==> flow/design.v <==
`timescale 1ns / 1ps
module process(
	input clk,				 
	input [23:0] in_pix,	 
	output reg [5:0] row, col, 	 
	output reg out_we, 			 
	output reg [23:0] out_pix,	 
	output reg mirror_done,		 
	output reg gray_done,		 
	output reg filter_done);	 
	parameter START = 4'b0000;
	parameter IDLE = 4'b0001;
	parameter MIRROR = 4'b0010;
	parameter MIRROR1 = 4'b0011;
	parameter MIRROR2 = 4'b0100;
	parameter MIRROR3 = 4'b0101;
	parameter GRAYSCALE = 4'b0110;
	parameter GRAYSCALE1 = 4'b0111;
	reg [3:0] state=0, next_state;
	reg [7:0] min_gray, max_gray, gray_val;
	always@(posedge clk) begin	
		case(state)
			START: begin
				mirror_done=0;
				gray_done=0;
				filter_done=0;
				out_we=0;
				next_state = IDLE;
				state=next_state;
			end
			IDLE: begin	
				row=0;	 
				col=0;
				if(!mirror_done)begin
					next_state=MIRROR;
					state=next_state;
				end else if(!gray_done)begin
					next_state=GRAYSCALE;
					state=next_state;
				end
			end
			MIRROR: begin 	
				if(row<32) begin	
					row=63-row;
					out_we = 1;
					out_pix = in_pix;
					next_state = MIRROR;
					state=next_state;
				end else if(row>32) begin	
					row=63-row;
					out_we = 1;
					out_pix = in_pix;
					next_state = MIRROR1;
					state=next_state;
				end else if(row==32&&col<63)begin
					row=63-row;
					out_we=1;
					out_pix = in_pix;
					next_state = MIRROR2;
					state=next_state;
				end else if(row==32&&col==63)begin
					row=63-row;
					out_pix=in_pix;
					next_state = MIRROR3;
					state=next_state;
				end
			end
			MIRROR1: begin 
				row=row+1;
				out_we=0;
				out_pix=in_pix;
				next_state=MIRROR;
				state=next_state;
			end
			MIRROR2: begin 
				row=0;
				col=col+1;
				out_we=0;
				out_pix=in_pix;
				next_state=MIRROR;
				state=next_state;
			end 
			MIRROR3: begin
				mirror_done = 1;
				next_state = IDLE;
				state = next_state;
			end
			GRAYSCALE: begin
				out_we=1;
				if(in_pix[23:16]<in_pix[15:8])begin
					min_gray=in_pix[23:16];
				end else begin 
					min_gray=in_pix[15:8];
				end
				if(in_pix[7:0]<min_gray)begin
					min_gray=in_pix[7:0];
				end
				if(in_pix[23:16]>in_pix[15:8])begin
					max_gray=in_pix[23:16];
				end else begin 
					max_gray=in_pix[15:8];
				end
				if(in_pix[7:0]>max_gray)begin
					max_gray=in_pix[7:0];
				end
				gray_val=(min_gray+max_gray)/2;
				out_pix[23:16]=0;
				out_pix[15:8]=gray_val;
				out_pix[7:0]=0;
				next_state=GRAYSCALE1;
				state=next_state;	
			end
			GRAYSCALE1: begin
				out_we=1;
				if(row==63&&col==63)begin
					gray_done=1;
					next_state=IDLE;
					state=next_state;
				end else if(row==63&&col<63)begin
					col=col+1;
					row=0;
					next_state=GRAYSCALE;
					state=next_state;
				end else if(row<63&&col<=63)begin
					row=row+1;
					next_state=GRAYSCALE;
					state=next_state;
				end 
			end
		endcase
	end
endmodule					
# Step by step through the tools: process
# What the tools print for process, step after step.
# Line numbers count from 1 in the design file above.
# Cell names lack the library's common part.
# Not given: n/a
[inputs] top_module="process" clock="clk" library="sky130hd" lib_corner="tt_025C_1v80"

# Elaborated design
# Counts by Yosys on the flattened word-level netlist (proc, flatten, opt, wreduce; memories kept). Register bits leave out memories and registers merged into their read ports (data or address). Print and check cells are left out.
[classes] equal=18 n_addsub=4 reduce_and_logical=24 n_mux=43 n_cmp=9
[ops] cell="24-bit 2-to-1 mux" n=4
[ops] cell="8-bit parallel mux with 3-bit select" n=3
[ops] cell="8-bit 2-to-1 mux" n=8
[ops] cell="6-bit 2-to-1 mux" n=9
[ops] cell="4-bit 2-to-1 mux" n=9
[ops] cell="6-bit parallel mux with 4-bit select" n=1
[ops] cell="4-bit parallel mux with 6-bit select" n=1
[ops] cell="6-bit less-than comparator with constant B" n=3
[ops] cell="6-bit equality test with constant B" n=3
[ops] cell="6-bit parallel mux with 3-bit select" n=1
[ops] cell="4-bit by 3-bit equality test with 1-bit output with constant B" n=4
[ops] cell="8-bit > comparator" n=2
[ops] cell="8-bit less-than comparator" n=2
[ops] cell="6-bit by 1-bit adder with 6-bit output with constant B" n=2
[ops] cell="3-bit nonzero test" n=3
[ops] cell="8-bit by 8-bit adder with 9-bit output" n=1
[ops] cell="2-bit OR reduction" n=4
[ops] cell="4-bit by 2-bit equality test with 1-bit output with constant B" n=2
[ops] cell="4-bit != test with constant B" n=2
[ops] cell="4-bit AND reduction" n=2
[ops] cell="2-bit != test with constant B" n=3
[ops] cell="2-bit AND reduction" n=3
[ops] cell="3-bit != test with constant B" n=2
[ops] cell="6-bit subtractor with constant A" n=1
[ops] cell="6-bit > comparator with constant B" n=1
[ops] cell="6-bit <= comparator with constant B" n=1
[ops] cell="6-bit nonzero test" n=1
[ops] cell="1-bit logical AND" n=5
# Not listed: further kinds 10, cells in them 15.
[word_totals] wordCells=105 in_bits=25 out_inout_bits=40 register_bits=43

# Logic depth
# Yosys ltp: most cells in a row. Word level: on the elaborated netlist, between registers, memories and ports. Mapped: between sequential cells and ports; inverters and the memories' decode and read muxes count.
[logic_depth] word_depth=8 ABC_AREA=0 depth_mapped=26 ltp_nobuf=25

# After synthesis
# The flow's flattened synthesis, as Yosys stat reports it; memories are mapped. The netlist is that of the ABC_AREA named above (0 if unset); the other value can give another one.
[mapped] sequential_area_mm2=0.0012612 buffers=14 ffs=42 mapped_cells=352 yosys_area_mm2=0.0032681
[by_type] cell_type="edfxtp_1" n=42 area_total_um2=1261.21
[by_type] cell_type="ha_1" n=32 area_total_um2=400.384
[by_type] cell_type="nor2_1" n=46 area_total_um2=172.666
[by_type] cell_type="mux2i_1" n=15 area_total_um2=150.144
[by_type] cell_type="a21oi_1" n=29 area_total_um2=145.139
[by_type] cell_type="inv_1" n=25 area_total_um2=93.84
[by_type] cell_type="nand2_1" n=22 area_total_um2=82.579
[by_type] cell_type="o21ai_0" n=16 area_total_um2=80.077
[by_type] cell_type="a21o_1" n=10 area_total_um2=75.072
[by_type] cell_type="and3_1" n=12 area_total_um2=75.072
[by_type] cell_type="and2_1" n=8 area_total_um2=50.048
[by_type] cell_type="nand3_1" n=9 area_total_um2=45.043
[by_type] cell_type="xnor2_1" n=5 area_total_um2=43.792
[by_type] cell_type="xor2_1" n=5 area_total_um2=43.792
[by_type] cell_type="clkbuf_1" n=11 area_total_um2=41.29
[by_type] cell_type="nand3b_1" n=5 area_total_um2=37.536
[by_type] cell_type="a211oi_1" n=4 area_total_um2=30.029
[by_type] cell_type="o21ai_1" n=6 area_total_um2=30.029
# Other cell types: 37; their cells: 50.

# Path before layout
# Path of least setup slack by OpenSTA after synthesis, without wires, with an ideal clock, recovery checks aside; 20% of the period is set as input and as output delay. Where synthesis merged equal registers, the netlist keeps one of their names.
[synth_timing] kind="input to register" start="input port in_pix[9]" end="register out_pix[15]" required_time_ns=6.364 driving_pins=22 path_slack_ns=0.765 setup_ns=0.266 arrival_time_ns=5.600 n_path_buf=1 period_ns=6.63 delay_ns=4.540 launch_ns=1.326 input_delay_ns=1.326 synth_period_reached_ns=5.865
# "delay_ns" = arrival - input delay + setup time.
# "driving_pins": output pins that drive a net of the path, with the launching flip-flop's if there is one; two outputs of one cell count as two.
# "synth_period_reached_ns" is the clock period less the worst setup slack; recovery checks do not enter. This is arithmetic on one report: input and output delays are still those of the set period (20% each).
# The rows between start and end are the longest chain of elaborated cells between them; the timing report does not say that the signal goes this way. Where chains are equally long, one stands for them.
# Each line given opens the expression or statement behind the cell; cells for indexed reads and writes are added by Yosys, which also makes memories of some case tables.
# At most two assigning lines are given for a register; there are more.
[synth_via] path_cell_list="inv_1 > ha_1 > nor2b_2 > o211ai_2 > a21o_1 > and2_0 > clkbuf_1 > a21oi_1 > ha_1 > a2111oi_0 > o21ai_1 > a21oi_2 > mux2i_1 > ha_1 > nor2b_1 > o21ai_0 > nand2b_1 > a21o_1 > a21o_1 > a21o_1 > a211oi_1 > a21oi_1" elab_chain_len=8 cells_between=14 lines_between=6 cone_classes="add/sub (1); compare (4); mux (9)"
[synth_lines] element="start: declaration" line_no=4 source="input [23:0] in_pix,"
[synth_lines] element="8-bit less-than comparator" line_no=90 source="if(in_pix[23:16]<in_pix[15:8])begin"
[synth_lines] element="8-bit 2-to-1 mux" line_no=90
[synth_lines] element="8-bit 2-to-1 mux" line_no=22 source="case(state)"
[synth_lines] element="8-bit less-than comparator" line_no=95 source="if(in_pix[7:0]<min_gray)begin"
[synth_lines] element="8-bit 2-to-1 mux" line_no=95
[synth_lines] element="8-bit 2-to-1 mux" line_no=22
[synth_lines] element="8-bit by 8-bit adder with 9-bit output" line_no=106 source="gray_val=(min_gray+max_gray)/2;"
[synth_lines] element="8-bit parallel mux with 3-bit select" line_no=22
[synth_lines] element="end: assignment" line_no=46 source="out_pix = in_pix;"
[synth_lines] element="end: assignment" line_no=52 source="out_pix = in_pix;"
[synth_lines] element="end: declaration" line_no=7 source="output reg [23:0] out_pix,"

# Worst path after layout
# Path of least setup slack in the final report of job 1 (OpenROAD, finished layout, wires in). Where an end is a register, its clock arrival counts in the times.
[layout_timing] kind="input to register" start="input port in_pix[13]" end="register out_pix[15]" path_slack_ns=1.23 launch_ns=1.54 period_ns=7.72 input_delay_ns=1.54 n_path_buf=3 required_time_ns=7.75 driving_pins=24 setup_ns=0.25 arrival_time_ns=6.53
# The rows between start and end are the longest chain of elaborated cells between them; the timing report does not say that the signal goes this way. Where chains are equally long, one stands for them.
# At most two assigning lines are given for a register; there are more.
[layout_via] path_cell_list="clkdlybuf4s50_1 > inv_1 > ha_1 > a21oi_1 > nor2_1 > a211oi_2 > buf_4 > and2_1 > buf_2 > a21oi_1 > ha_1 > a2111oi_2 > o21ai_1 > a21oi_4 > mux2i_1 > ha_1 > nor2b_1 > o21ai_1 > nand2b_1 > a21o_1 > a21o_1 > a21o_1 > a211oi_1 > a21oi_1" elab_chain_len=8 cells_between=14 lines_between=6 cone_classes="add/sub (1); compare (4); mux (9)"
[layout_lines] element="start: declaration" line_no=4 source="input [23:0] in_pix,"
[layout_lines] element="8-bit less-than comparator" line_no=90 source="if(in_pix[23:16]<in_pix[15:8])begin"
[layout_lines] element="8-bit 2-to-1 mux" line_no=90
[layout_lines] element="8-bit 2-to-1 mux" line_no=22 source="case(state)"
[layout_lines] element="8-bit less-than comparator" line_no=95 source="if(in_pix[7:0]<min_gray)begin"
[layout_lines] element="8-bit 2-to-1 mux" line_no=95
[layout_lines] element="8-bit 2-to-1 mux" line_no=22
[layout_lines] element="8-bit by 8-bit adder with 9-bit output" line_no=106 source="gray_val=(min_gray+max_gray)/2;"
[layout_lines] element="8-bit parallel mux with 3-bit select" line_no=22
[layout_lines] element="end: assignment" line_no=46 source="out_pix = in_pix;"
[layout_lines] element="end: assignment" line_no=52 source="out_pix = in_pix;"
[layout_lines] element="end: declaration" line_no=7 source="output reg [23:0] out_pix,"

# Settings and measured results of 2 stored flow runs for module process (sky130hd), not sorted in any way. The constraints put input and output delay at 20% of the set period each and load the outputs with 0.01 pF.
# "period_reached_ns" = clock period - worst setup slack. The figure is calculated, with input and output delays left at 20% of the set period.
# "worst_setup_path_time_ns": the worst setup path's part of the clock period (all of it between registers, 20% less for each end at a port) less its slack. A launch clock that arrives late makes it longer, a capture clock that arrives late makes it shorter.
# "power.total_mw" is the tool's figure for a default switching activity; nothing was simulated.
run="job 1" settings period_ns=7.72 CORE_UTILIZATION=52 SETUP_SLACK_MARGIN=0.92 PLACE_DENSITY_LB_ADDON=0.17 CORE_ASPECT_RATIO=1.19 ABC_AREA=0 GPL_TIMING_DRIVEN=0 MAX_ROUTING_LAYER="met5" CAP_MARGIN=20 CORE_MARGIN=2 SLEW_MARGIN=20
run="job 1" results holdWs_ns=0.643 layout_stdcell_area_mm2=0.0042053 tns_ns=0.000 die_footprint_mm2=0.0069376 utilization_frac=0.691 power.total_mw=0.7018 period_reached_ns=6.495 worstSetupSlack_ns=1.225 yosys.chip_area_mm2=0.0032681 worst_setup_path_time_ns=4.95 critical_path_type="input to register"
run="job 2" settings period_ns=5.96 CORE_UTILIZATION=49 SETUP_SLACK_MARGIN=1.04 PLACE_DENSITY_LB_ADDON=0.2 CORE_ASPECT_RATIO=1.09 GPL_TIMING_DRIVEN=1 CTS_CLUSTER_SIZE=28 CTS_CLUSTER_DIAMETER=362 MAX_ROUTING_LAYER="met4" CAP_MARGIN=20 CORE_MARGIN=2 SLEW_MARGIN=20
run="job 2" results layout_stdcell_area_mm2=0.0048409 worstSetupSlack_ns=0.599 holdWs_ns=0.651 tns_ns=0.000 period_reached_ns=5.361 worst_setup_path_time_ns=4.17 critical_path_type="input to register" die_footprint_mm2=0.0073398 yosys.chip_area_mm2=0.0032681 power.total_mw=1.060 utilization_frac=0.739
